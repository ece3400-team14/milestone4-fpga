==> flow/design.v <==
module SIMULATOR_OLD (
  CLK,
  VSYNC,
  HREF,
  DATA
);
input CLK;
output reg VSYNC;
output reg HREF;
output reg [7:0] DATA;
reg [15:0] counter = 0;
wire [15:0] RED =    16'b0000111100000000; 
wire [15:0] GREEN =  16'b0000000011110000; 
wire [15:0] BLUE =   16'b0000000000001111; 
wire [15:0] YELLOW = RED | GREEN;
wire [15:0] CYAN =   GREEN | BLUE;
wire [15:0] MAGENTA = RED | BLUE;
wire [15:0] WHITE = 16'b1111111111111111;
wire [15:0] BLACK = 0;
reg [15:0] COLOR;
reg [7:0] x = 0;
reg [7:0] y = 0;
always @ (negedge CLK) begin
  if (counter == 800000) begin
    counter <= 0;
    HREF <= 0;
    VSYNC <= 0;
    DATA <= 0;
	 x = 0;
    y = 0;
  end
  else begin
    if (counter > 0 && counter < 3) begin
      counter <= counter + 1;
      HREF <= 0;
      VSYNC <= 1;
      DATA <= 0;
    end
    else begin
      if (counter == 0 || counter == 3) begin
        counter <= counter + 1;
        HREF <= 0;
        VSYNC <= 0;
        DATA <= 0;
      end
      else begin
        if (((counter-4) % (2*180)) < 2*176) begin
			 if (((counter-4) % (2*180)) == 2*176-1) begin
				y <= y + 1;
			 end
          if ((counter % 2) == 0) begin
            counter <= counter + 1;
            HREF <= 1;
            VSYNC <= 0;
				x <= x + 1;
				DATA = COLOR[15:8];
          end
          else begin
            counter <= counter + 1;
            HREF <= 1;
            VSYNC <= 0;
				DATA = COLOR[7:0];
          end
        end
        else begin
		    counter <= counter + 1;
			 HREF <= 0;
			 VSYNC <= 0;
			 DATA <= 0;
			 x <= 0;
        end
      end
    end
  end
end
always @ (negedge CLK) begin
  if (x < 20)
  begin
    COLOR <= RED;
  end
  if (x < 40 && x > 19)
  begin
    COLOR <= GREEN;
  end
  if (x < 60 && x > 39)
  begin
    COLOR <= BLUE;
  end
  if (x < 80 && x > 59)
  begin
    COLOR <= YELLOW;
  end
  if (x < 100 && x > 79)
  begin
    COLOR <= CYAN;
  end
  if (x < 120 && x > 99)
  begin
    COLOR <= MAGENTA;
  end
  if (x < 140 && x > 119)
  begin
    COLOR <= WHITE;
  end
  if (x < 176 && x > 139)
  begin
    COLOR <= BLACK;
  end
end
endmodule
== Tool chain data of SIMULATOR_OLD ==
Tool output for the design above, in the order of the flow.
Line numbers count from 1 in the design file above.
A cell with -- has no value.
Inputs
  design top: SIMULATOR_OLD
  clock: CLK
  cell library: sky130hd
  library corner: tt_025C_1v80

== Elaborated design ==
Counts by Yosys on the flattened word-level netlist (proc, flatten, opt, wreduce; memories kept). Register bits leave out memories and registers merged into their read ports (data or address). Print and check cells are left out. Cells with the same type and inputs are merged into one.
Cells by class
  $add $sub $neg: 3
  divide/modulo/power cells: 1
  magnitude comparators: 18
  equal/unequal tests: 2
  muxes and demuxes: 11
  bitwise gates (word level): 3
  reduce/logical cells: 15
Operators by type and width (count)
  32-bit by 9-bit remainder unit with 32-bit output (second input constant): 1
  16-bit two-way mux: 7
  32-bit by 9-bit less-than comparator with 1-bit output (second input constant): 1
  32-bit logical NOT: 1
  8-bit by 7-bit greater-than comparator with 1-bit output (second input constant): 3
  8-bit by 7-bit less-than comparator with 1-bit output (second input constant): 3
  16-bit by 3-bit subtractor with 17-bit output (second input constant): 1
  16-bit by 1-bit adder with 16-bit output (second input constant): 1
  16-bit by 1-bit greater-than comparator with 1-bit output (second input constant): 1
  16-bit by 2-bit less-than comparator with 1-bit output (second input constant): 1
  16-bit by 2-bit equality test with 1-bit output (second input constant): 1
  16-bit logical NOT: 1
  8-bit by 6-bit greater-than comparator with 1-bit output (second input constant): 2
  8-bit by 6-bit less-than comparator with 1-bit output (second input constant): 2
  8-bit less-than comparator (second input constant): 2
  8-bit two-way mux: 2
  1-bit logical AND: 8
  8-bit by 1-bit adder with 8-bit output (second input constant): 1
  8-bit by 5-bit greater-than comparator with 1-bit output (second input constant): 1
  8-bit by 5-bit less-than comparator with 1-bit output (second input constant): 1
  8-bit greater-than comparator (second input constant): 1
  7-bit nonzero test: 1
  1-bit NOT: 3
  3-bit AND reduction: 1
  3-bit OR reduction: 1
  2-bit by 1-bit inequality test with 1-bit output (second input constant): 1
  2-bit OR reduction: 1
  1-bit two-way mux: 2
  1-bit logical OR: 1
Storage and ports
  register bits: 50
  output and inout bits: 10

== Logic depth ==
Yosys ltp: most cells in a row. Word level: on the elaborated netlist, between registers, memories and ports. Mapped: between sequential cells and ports; inverters and the memories' decode and read muxes count.
Depth
  depth after elaboration: 8
  ABC_AREA: 0
  depth in mapped cells: 30
  gate-level depth less buffers: 27

== Synthesis result ==
Source: synth_stat.txt of the flow (Yosys; design flattened, memories mapped). It holds for the ABC_AREA given above (unset counts as 0); a run with the other value may have another netlist.
Cell types
  sky130_fd_sc_hd__dfxtp_1: count 24, total area 480.461 um^2
  sky130_fd_sc_hd__xnor2_1: count 36, total area 315.302 um^2
  sky130_fd_sc_hd__edfxtp_1: count 8, total area 240.23 um^2
  sky130_fd_sc_hd__a21oi_1: count 38, total area 190.182 um^2
  sky130_fd_sc_hd__nand2_1: count 50, total area 187.68 um^2
  sky130_fd_sc_hd__nor2_1: count 50, total area 187.68 um^2
  sky130_fd_sc_hd__xor2_1: count 20, total area 175.168 um^2
  sky130_fd_sc_hd__mux2i_1: count 16, total area 160.154 um^2
  sky130_fd_sc_hd__nor3_1: count 29, total area 145.139 um^2
  sky130_fd_sc_hd__nand3_1: count 28, total area 140.134 um^2
  sky130_fd_sc_hd__o21ai_0: count 26, total area 130.125 um^2
  sky130_fd_sc_hd__nand4_1: count 20, total area 125.12 um^2
  sky130_fd_sc_hd__o211ai_1: count 15, total area 112.608 um^2
  sky130_fd_sc_hd__a211oi_1: count 14, total area 105.101 um^2
  sky130_fd_sc_hd__clkbuf_1: count 25, total area 93.84 um^2
  sky130_fd_sc_hd__ha_1: count 6, total area 75.072 um^2
  sky130_fd_sc_hd__nor4_1: count 12, total area 75.072 um^2
  sky130_fd_sc_hd__a31oi_1: count 11, total area 68.816 um^2
Not listed: further types 74, cells in them 186.
Synthesis totals
  cell count: 614
  chip area (Yosys): 4559.4 um^2
  mapped flip-flops: 32
  buffer cells: 45

Measured data: module SIMULATOR_OLD, platform sky130hd, 2 stored runs of the flow under differing settings, order arbitrary. Input and output delays are each 20% of the period that was set; the output load is 0.01 pF.
"achieved clock period (ns)" is the run's clock period less its worst setup slack. It is reckoned from that one timing run; input and output delays stay at 20% of the period that was set.
"worst setup path time (ns)" is the time allowed to the run's worst setup path (the clock period less input and output delay, where it has them) less its slack. Clock arrival times count: a late capture clock shortens it, a late launch clock lengthens it.
By "finish__power__total" is meant OpenSTA's value without simulated activity: inputs other than the clock are taken to toggle once in ten clock periods, and the tool carries that through the logic.

Flow files of run A
==> flow/run.sh <==
#!/bin/bash
# the make line also repeats the synthesis and layout settings of config.mk as NAME=value (left out here)
make -C /OpenROAD-flow-scripts/flow DESIGN_CONFIG=/design/flow/config.mk WORK_HOME=/design/flow/orfs CLKGATE_MAP_FILE= finish
==> flow/config.mk <==
export PLATFORM = sky130hd
export DESIGN_NAME = SIMULATOR_OLD
export DESIGN_NICKNAME = SIMULATOR_OLD
export VERILOG_FILES = /design/flow/design.v
export SDC_FILE = /design/flow/constraint.sdc
export NUM_CORES = 4
export LEC_CHECK = 0
export CAP_MARGIN = 20
export CELL_PAD_IN_SITES_DETAIL_PLACEMENT = 1
export CELL_PAD_IN_SITES_GLOBAL_PLACEMENT = 1
export CORE_ASPECT_RATIO = 1.25
export CORE_MARGIN = 2
export CORE_UTILIZATION = 24
export CTS_CLUSTER_DIAMETER = 254
export CTS_CLUSTER_SIZE = 81
export GPL_TIMING_DRIVEN = 1
export HOLD_SLACK_MARGIN = -0.02
export MIN_ROUTING_LAYER = met2
export SLEW_MARGIN = 20
export TNS_END_PERCENT = 45
==> flow/constraint.sdc <==
create_clock -name core_clock -period 8.19 [get_ports {CLK}]
set_input_delay 1.6380 -clock core_clock [delete_from_list [all_inputs] [get_ports {CLK}]]
set_output_delay 1.6380 -clock core_clock [all_outputs]
set_load 0.01 [all_outputs]

report of run A
yosys chip area after synthesis (um^2): 4559.4
finish__design__die__area: 20123.0
finish__design__instance__area__stdcell: 6205.9
finish__design__instance__utilization: 0.3317
finish__timing__setup__ws: 0.122
finish__timing__setup__tns: 0.000
finish__timing__hold__ws: 0.499
finish__power__total: 4.770e-04
achieved clock period (ns): 8.068
worst setup path time (ns): 8.07
worst setup path kind: register to register

Flow files of run B
==> flow/run.sh <==
#!/bin/bash
# the make line also repeats the synthesis and layout settings of config.mk as NAME=value (left out here)
make -C /OpenROAD-flow-scripts/flow DESIGN_CONFIG=/design/flow/config.mk WORK_HOME=/design/flow/orfs CLKGATE_MAP_FILE= finish
==> flow/config.mk <==
export PLATFORM = sky130hd
export DESIGN_NAME = SIMULATOR_OLD
export DESIGN_NICKNAME = SIMULATOR_OLD
export VERILOG_FILES = /design/flow/design.v
export SDC_FILE = /design/flow/constraint.sdc
export NUM_CORES = 4
export LEC_CHECK = 0
export ABC_AREA = 0
export CAP_MARGIN = 0
export CELL_PAD_IN_SITES_GLOBAL_PLACEMENT = 3
export CORE_ASPECT_RATIO = 0.61
export CORE_MARGIN = 2
export CORE_UTILIZATION = 59
export GPL_ROUTABILITY_DRIVEN = 0
export SETUP_SLACK_MARGIN = 0.65
export SLEW_MARGIN = 20
export TNS_END_PERCENT = 100
==> flow/constraint.sdc <==
create_clock -name core_clock -period 7.68 [get_ports {CLK}]
set_input_delay 1.5360 -clock core_clock [delete_from_list [all_inputs] [get_ports {CLK}]]
set_output_delay 1.5360 -clock core_clock [all_outputs]
set_load 0.01 [all_outputs]

report of run B: did not finish, place, GPL-0301
